==> flow/design.v <==
module tollboothcontroller (
    input clk, reset,
    input vehicle_detect,
    input rfid_present, rfid_valid, rfid_sufficient,
    input manual_coin, manual_card,
    input vehicle_passgate,
    input maintenance_mode,
    input updaterate,
    input [1:0] vehicle_class,
    input [7:0] rate_input,
    input reset_counters,
    output reg gateopen, gateclose,
    output reg [15:0] vehiclecount0, vehiclecount1, vehiclecount2,  
    output reg [15:0] totalrevenue0, totalrevenue1, totalrevenue2,
    output reg [7:0] evasioncount
);
reg readrfid, askmanual, showerror, evasionalarm;
reg countvehicle, countrevenue, logevasion;
parameter idle = 4'd0,
          read_rfid = 4'd1,
          rfid_ok = 4'd2,
          rfid_fail = 4'd3,
          wait_manual = 4'd4,
          manual_ok = 4'd5,
          manual_fail = 4'd6,
          open_gate = 4'd7,
          gate_evasion = 4'd8,
          maintenance = 4'd9;
reg [3:0] state, nextstate;
reg [7:0] tollrates0, tollrates1, tollrates2;
always @(posedge clk or posedge reset) begin
    if (reset)
        state <= idle;
    else
        state <= nextstate;
end
always @(*) begin
    readrfid = 0;
    gateopen = 0;
    gateclose = 1;
    askmanual = 0;
    showerror = 0;
    evasionalarm = 0;
    countvehicle = 0;
    countrevenue = 0;
    logevasion = 0;
    nextstate = state;
    case (state)
        idle: begin
            if (maintenance_mode)
                nextstate = maintenance;
            else if (vehicle_detect)
                nextstate = read_rfid;
        end
        read_rfid: begin
            readrfid = 1;
            if (rfid_present) begin
                if (rfid_valid && rfid_sufficient)
                    nextstate = rfid_ok;
                else
                    nextstate = rfid_fail;
            end else
                nextstate = rfid_fail;
        end
        rfid_ok: begin
            countvehicle = 1;
            countrevenue = 1;
            nextstate = open_gate;
        end
        rfid_fail: begin
            askmanual = 1;
            nextstate = wait_manual;
        end
        wait_manual: begin
            if (manual_coin || manual_card)
                nextstate = manual_ok;
        end
        manual_ok: begin
            countvehicle = 1;
            countrevenue = 1;
            nextstate = open_gate;
        end
        manual_fail: begin
            showerror = 1;
            nextstate = wait_manual;
        end
        open_gate: begin
            gateopen = 1;
            gateclose = 0;
            if (vehicle_passgate)
                nextstate = idle;
        end
        gate_evasion: begin
            evasionalarm = 1;
            logevasion = 1;
            nextstate = idle;
        end
        maintenance: begin
            if (!maintenance_mode)
                nextstate = idle;
        end
        default: nextstate = idle;
    endcase
    if ((state != open_gate) && vehicle_passgate)
        nextstate = gate_evasion;
end
always @(posedge clk or posedge reset) begin
    if (reset) begin
        vehiclecount0 <= 0;
        vehiclecount1 <= 0;
        vehiclecount2 <= 0;
        totalrevenue0 <= 0;
        totalrevenue1 <= 0;
        totalrevenue2 <= 0;
        tollrates0 <= 8'd50;
        tollrates1 <= 8'd100;
        tollrates2 <= 8'd150;
        evasioncount <= 0;
    end else begin
        if (reset_counters) begin
            case (vehicle_class)
                2'd0: begin vehiclecount0 <= 0; totalrevenue0 <= 0; end
                2'd1: begin vehiclecount1 <= 0; totalrevenue1 <= 0; end
                2'd2: begin vehiclecount2 <= 0; totalrevenue2 <= 0; end
            endcase
            evasioncount <= 0;
        end
        if (countvehicle) begin
            case (vehicle_class)
                2'd0: vehiclecount0 <= vehiclecount0 + 1;
                2'd1: vehiclecount1 <= vehiclecount1 + 1;
                2'd2: vehiclecount2 <= vehiclecount2 + 1;
            endcase
        end
        if (countrevenue) begin
            case (vehicle_class)
                2'd0: totalrevenue0 <= totalrevenue0 + tollrates0;
                2'd1: totalrevenue1 <= totalrevenue1 + tollrates1;
                2'd2: totalrevenue2 <= totalrevenue2 + tollrates2;
            endcase
        end
        if (logevasion)
            evasioncount <= evasioncount + 1;
        if (updaterate) begin
            case (vehicle_class)
                2'd0: tollrates0 <= rate_input;
                2'd1: tollrates1 <= rate_input;
                2'd2: tollrates2 <= rate_input;
            endcase
        end
    end
end
endmodule
### Tool chain data of tollboothcontroller

The steps from the RTL of tollboothcontroller to its reports follow in flow order.
Line numbers count from 1 in the design file above.
Not given: n/a

| inputs | value |
|---|---|
| top module | tollboothcontroller |
| clock | clk |
| library | sky130hd |
| corner | tt_025C_1v80 |

### After elaboration

Counts by Yosys on the flattened word-level netlist (proc, flatten, opt, wreduce; memories kept). Register bits leave out memories and registers merged into their read ports (data or address). Print and check cells are left out. Cells with the same type and inputs are merged into one.

| storage and ports | value |
|---|---|
| register bits | 132 |
| latch bits | 0 |
| bits in writable memories | 0 |
| bits in read-only memories | 0 |
| word width x clocked read ports | 0 |
| memories | 0 |
| input port bits | 22 |
| output and inout bits | 106 |
| cells after elaboration | 85 |

| operators by class | value |
|---|---|
| add/subtract/negate cells | 7 |
| multipliers | 0 |
| divide/modulo/power cells | 0 |
| $lt $le $gt $ge | 0 |
| eq/ne operators | 16 |
| shift-type cells | 0 |
| multiplexer cells | 39 |
| bitwise operators | 0 |
| reduce/logical cells | 12 |

Operators with widths:

| kind | number |
|---|---|
| 16-bit 2-to-1 mux | 24 |
| 16-bit by 1-bit adder with 16-bit output with constant B | 3 |
| 16-bit by 8-bit adder with 16-bit output | 3 |
| 4-bit case mux with 7-bit select | 1 |
| 4-bit 2-to-1 mux | 6 |
| 4-bit by 3-bit == test with 1-bit output with constant B | 4 |
| 8-bit 2-to-1 mux | 2 |
| 3-bit != test with constant B | 3 |
| 4-bit by 2-bit == test with 1-bit output with constant B | 2 |
| 4-bit == test with constant B | 2 |
| 8-bit by 1-bit adder with 8-bit output with constant B | 1 |
| 2-bit AND reduction | 3 |
| 1-bit 2-to-1 mux | 6 |
| 2-bit OR reduction | 2 |
| 4-bit by 1-bit == test with 1-bit output with constant B | 1 |
| 4-bit by 3-bit != test with 1-bit output with constant B | 1 |
| 4-bit != test with constant B | 1 |
| 4-bit logical NOT | 1 |
| 4-bit AND reduction | 1 |
| 1-bit logical AND | 2 |
| 2-bit by 1-bit == test with 1-bit output with constant B | 1 |
| 2-bit == test with constant B | 1 |
| 2-bit logical NOT | 1 |
| 2-bit nonzero test | 1 |
| 1-bit logical OR | 1 |

### Logic depth

Yosys ltp: most cells in a row. Word level: on the elaborated netlist, between registers, memories and ports. Mapped: between sequential cells and ports; inverters and the memories' decode and read muxes count.

| logic depth | value |
|---|---|
| word-level depth | 5 |
| ABC_AREA | 0 |
| gate-level depth with buffers | 7 |
| gate-level depth less buffers | 7 |

### Netlist

Yosys stat after the flow's synthesis: flattened, memories mapped to cells. It holds for the ABC_AREA given above (unset counts as 0); a run with the other value may have another netlist.

| mapped netlist | value |
|---|---|
| cell count | 661 |
| mapped area | 0.0069404 mm^2 |
| sequential area | 0.0034421 mm^2 |
| flip-flop cells | 137 |
| buffer cells | 14 |

Cell types:

| type | number | area in all (um^2) |
|---|---|---|
| sky130_fd_sc_hd__dfrtp_1 | 126 | 3.15E+03 |
| sky130_fd_sc_hd__mux2i_1 | 46 | 460.442 |
| sky130_fd_sc_hd__nand2_1 | 104 | 390.374 |
| sky130_fd_sc_hd__ha_1 | 28 | 350.336 |
| sky130_fd_sc_hd__dfstp_2 | 11 | 289.027 |
| sky130_fd_sc_hd__mux2_2 | 24 | 270.259 |
| sky130_fd_sc_hd__o21ai_0 | 39 | 195.187 |
| sky130_fd_sc_hd__nand3_1 | 38 | 190.182 |
| sky130_fd_sc_hd__nand4_1 | 20 | 125.12 |
| sky130_fd_sc_hd__a22o_1 | 14 | 122.618 |
| sky130_fd_sc_hd__xor2_1 | 13 | 113.859 |
| sky130_fd_sc_hd__o211ai_1 | 15 | 112.608 |
| sky130_fd_sc_hd__a21oi_1 | 19 | 95.091 |
| sky130_fd_sc_hd__nor2_1 | 22 | 82.579 |
| sky130_fd_sc_hd__and3_1 | 12 | 75.072 |
| sky130_fd_sc_hd__o31ai_1 | 10 | 75.072 |
| sky130_fd_sc_hd__xnor2_1 | 8 | 70.067 |
| sky130_fd_sc_hd__a211oi_1 | 8 | 60.058 |

Not listed: further types 36, cells in them 104.

### Timing after synthesis

OpenSTA on the mapped netlist: ideal clock, no wires. The path of least setup slack (recovery checks aside). Input and output delay are each 20% of the period. Register names are those of the netlist, which keeps one name where synthesis merged equal registers.

| path after synthesis | value |
|---|---|
| path type | reg-to-reg |
| start point | reg totalrevenue2[0] |
| end point | reg totalrevenue2[10] |
| clock period | 2.44 ns |
| setup time | 0.079 ns |
| time at the first pin | 0.000 ns |
| arrival | 1.960 ns |
| required time | 2.361 ns |
| setup slack | 0.400 ns |
| delay of the path | 2.039 ns |
| stages | 8 |
| path buffers | 0 |
| synthesis period reached | 2.04 ns |

"delay of the path" is the arrival time less input delay plus setup time.
"stages": output pins that drive a net of the path, with the launching flip-flop's if there is one; two outputs of one cell count as two.
"synthesis period reached" = period - worst setup slack (recovery checks aside). The figure is calculated, with input and output delays left at 20% of the set period.
Between the ends stands the longest chain of elaborated cells between them, by number of cells; it is not shown to be the way that was timed. Of several equally long chains one is given.
A line is the first line of the expression or statement that the cell stems from. Yosys adds cells for indexed reads and writes and turns some case tables into memories.
At most two assigning lines are given for a register; there are more.

| on the way, after synthesis | value |
|---|---|
| cells stage by stage | sky130_fd_sc_hd__dfrtp_1 sky130_fd_sc_hd__ha_1 sky130_fd_sc_hd__fa_1 sky130_fd_sc_hd__a211oi_1 sky130_fd_sc_hd__o21ai_0 sky130_fd_sc_hd__a31o_2 sky130_fd_sc_hd__nand4_1 sky130_fd_sc_hd__mux2i_1 |
| cells in the longest elaborated chain | 3 |
| elaborated cells between the ends (all ways) | 3 |
| RTL lines with such cells | 3 |
| classes of those cells | 1 x add/sub; 2 x mux |

RTL lines, path after synthesis:

| what | line | RTL |
|---|---|---|
| from (decl) | 14 | `output reg [15:0] totalrevenue0, totalrevenue1, totalrevenue2,` |
| from (assign) | 114 | `totalrevenue2 <= 0;` |
| from (assign) | 139 | `2'd2: totalrevenue2 <= totalrevenue2 + tollrates2;` |
| 16-bit by 8-bit adder with 16-bit output | 139 |  |
| 16-bit 2-to-1 mux | 136 | `case (vehicle_class)` |
| 16-bit 2-to-1 mux | 135 | `if (countrevenue) begin` |
| to (assign) | 124 | `2'd2: begin vehiclecount2 <= 0; totalrevenue2 <= 0; end` |
| to (assign) | 139 |  |
| to (decl) | 14 |  |

### Timing after layout

From the final timing report of run 1: the path of least setup slack in the routed layout; clock arrival at registers is part of the times.

| path post-layout | value |
|---|---|
| path type | reg-to-reg |
| start point | reg totalrevenue2[0] |
| end point | reg totalrevenue2[14] |
| clock period | 2.74 ns |
| setup time | 0.08 ns |
| time at the first pin | 0.41 ns |
| arrival | 2.59 ns |
| required time | 3.08 ns |
| setup slack | 0.48 ns |
| stages | 8 |
| path buffers | 0 |

Between the ends stands the longest chain of elaborated cells between them, by number of cells; it is not shown to be the way that was timed. Of several equally long chains one is given.
At most two assigning lines are given for a register; there are more.

| on the way, post-layout | value |
|---|---|
| cells stage by stage | sky130_fd_sc_hd__dfrtp_1 sky130_fd_sc_hd__ha_1 sky130_fd_sc_hd__fa_1 sky130_fd_sc_hd__a211oi_1 sky130_fd_sc_hd__o21ai_0 sky130_fd_sc_hd__a31o_2 sky130_fd_sc_hd__nand3_1 sky130_fd_sc_hd__mux2i_1 |
| cells in the longest elaborated chain | 3 |
| elaborated cells between the ends (all ways) | 3 |
| RTL lines with such cells | 3 |
| classes of those cells | 1 x add/sub; 2 x mux |

RTL lines, path post-layout:

| what | line | RTL |
|---|---|---|
| from (decl) | 14 | `output reg [15:0] totalrevenue0, totalrevenue1, totalrevenue2,` |
| from (assign) | 114 | `totalrevenue2 <= 0;` |
| from (assign) | 139 | `2'd2: totalrevenue2 <= totalrevenue2 + tollrates2;` |
| 16-bit by 8-bit adder with 16-bit output | 139 |  |
| 16-bit 2-to-1 mux | 136 | `case (vehicle_class)` |
| 16-bit 2-to-1 mux | 135 | `if (countrevenue) begin` |
| to (assign) | 124 | `2'd2: begin vehiclecount2 <= 0; totalrevenue2 <= 0; end` |
| to (assign) | 139 |  |
| to (decl) | 14 |  |

Subject: flow runs of tollboothcontroller

Hi,

Below are 2 stored runs of the flow (Yosys, OpenROAD; platform sky130hd) on tollboothcontroller, each with its settings and what was measured, unordered. Constraints: input delay and output delay 20% of the set period each, output load 0.01 pF.
By "period achieved" is meant the clock period of the run minus its worst setup slack. This is arithmetic on one report: input and output delays are still those of the set period (20% each).
By "power" is meant OpenSTA's value without simulated activity: inputs other than the clock are taken to toggle once in ten clock periods, and the tool carries that through the logic.

## Run 1

==> flow/run.sh <==
#!/bin/bash
# the make line also repeats the synthesis and layout settings of config.mk as NAME=value (left out here)
make -C /OpenROAD-flow-scripts/flow DESIGN_CONFIG=/design/flow/config.mk WORK_HOME=/design/flow/orfs CLKGATE_MAP_FILE= finish
==> flow/config.mk <==
export PLATFORM = sky130hd
export DESIGN_NAME = tollboothcontroller
export DESIGN_NICKNAME = tollboothcontroller
export VERILOG_FILES = /design/flow/design.v
export SDC_FILE = /design/flow/constraint.sdc
export NUM_CORES = 4
export LEC_CHECK = 0
export CAP_MARGIN = 20
export CORE_MARGIN = 2
export CORE_UTILIZATION = 40
export SLEW_MARGIN = 20
==> flow/constraint.sdc <==
create_clock -name core_clock -period 2.74 [get_ports {clk}]
set_input_delay 0.5480 -clock core_clock [delete_from_list [all_inputs] [get_ports {clk}]]
set_output_delay 0.5480 -clock core_clock [all_outputs]
set_load 0.01 [all_outputs]

| result of run 1 | value |
|---|---|
| chip area in the Yosys report | 0.0069404 mm^2 |
| die size | 0.0184213 mm^2 |
| standard-cell area after layout | 0.00908 mm^2 |
| utilization in the final report | 0.53 |
| setup slack of the worst path | 0.485 ns |
| power | 4.892 mW |
| period achieved | 2.255 ns |

## Run 2

==> flow/run.sh <==
#!/bin/bash
# the make line also repeats the synthesis and layout settings of config.mk as NAME=value (left out here)
make -C /OpenROAD-flow-scripts/flow DESIGN_CONFIG=/design/flow/config.mk WORK_HOME=/design/flow/orfs CLKGATE_MAP_FILE= finish
==> flow/config.mk <==
export PLATFORM = sky130hd
export DESIGN_NAME = tollboothcontroller
export DESIGN_NICKNAME = tollboothcontroller
export VERILOG_FILES = /design/flow/design.v
export SDC_FILE = /design/flow/constraint.sdc
export NUM_CORES = 4
export LEC_CHECK = 0
export CAP_MARGIN = 20
export CELL_PAD_IN_SITES_DETAIL_PLACEMENT = 0
export CORE_MARGIN = 2
export CORE_UTILIZATION = 26
export MIN_ROUTING_LAYER = met1
export PLACE_DENSITY_LB_ADDON = 0.08
export SETUP_SLACK_MARGIN = 0.3
export SLEW_MARGIN = 5
==> flow/constraint.sdc <==
create_clock -name core_clock -period 1.32 [get_ports {clk}]
set_input_delay 0.2640 -clock core_clock [delete_from_list [all_inputs] [get_ports {clk}]]
set_output_delay 0.2640 -clock core_clock [all_outputs]
set_load 0.01 [all_outputs]

| result of run 2 | value |
|---|---|
| chip area in the Yosys report | 0.0069404 mm^2 |
| die size | 0.0280161 mm^2 |
| standard-cell area after layout | 0.013294 mm^2 |
| utilization in the final report | 0.509 |
| setup slack of the worst path | -0.734 ns |
| power | 12.493 mW |
| period achieved | 2.054 ns |

Regards
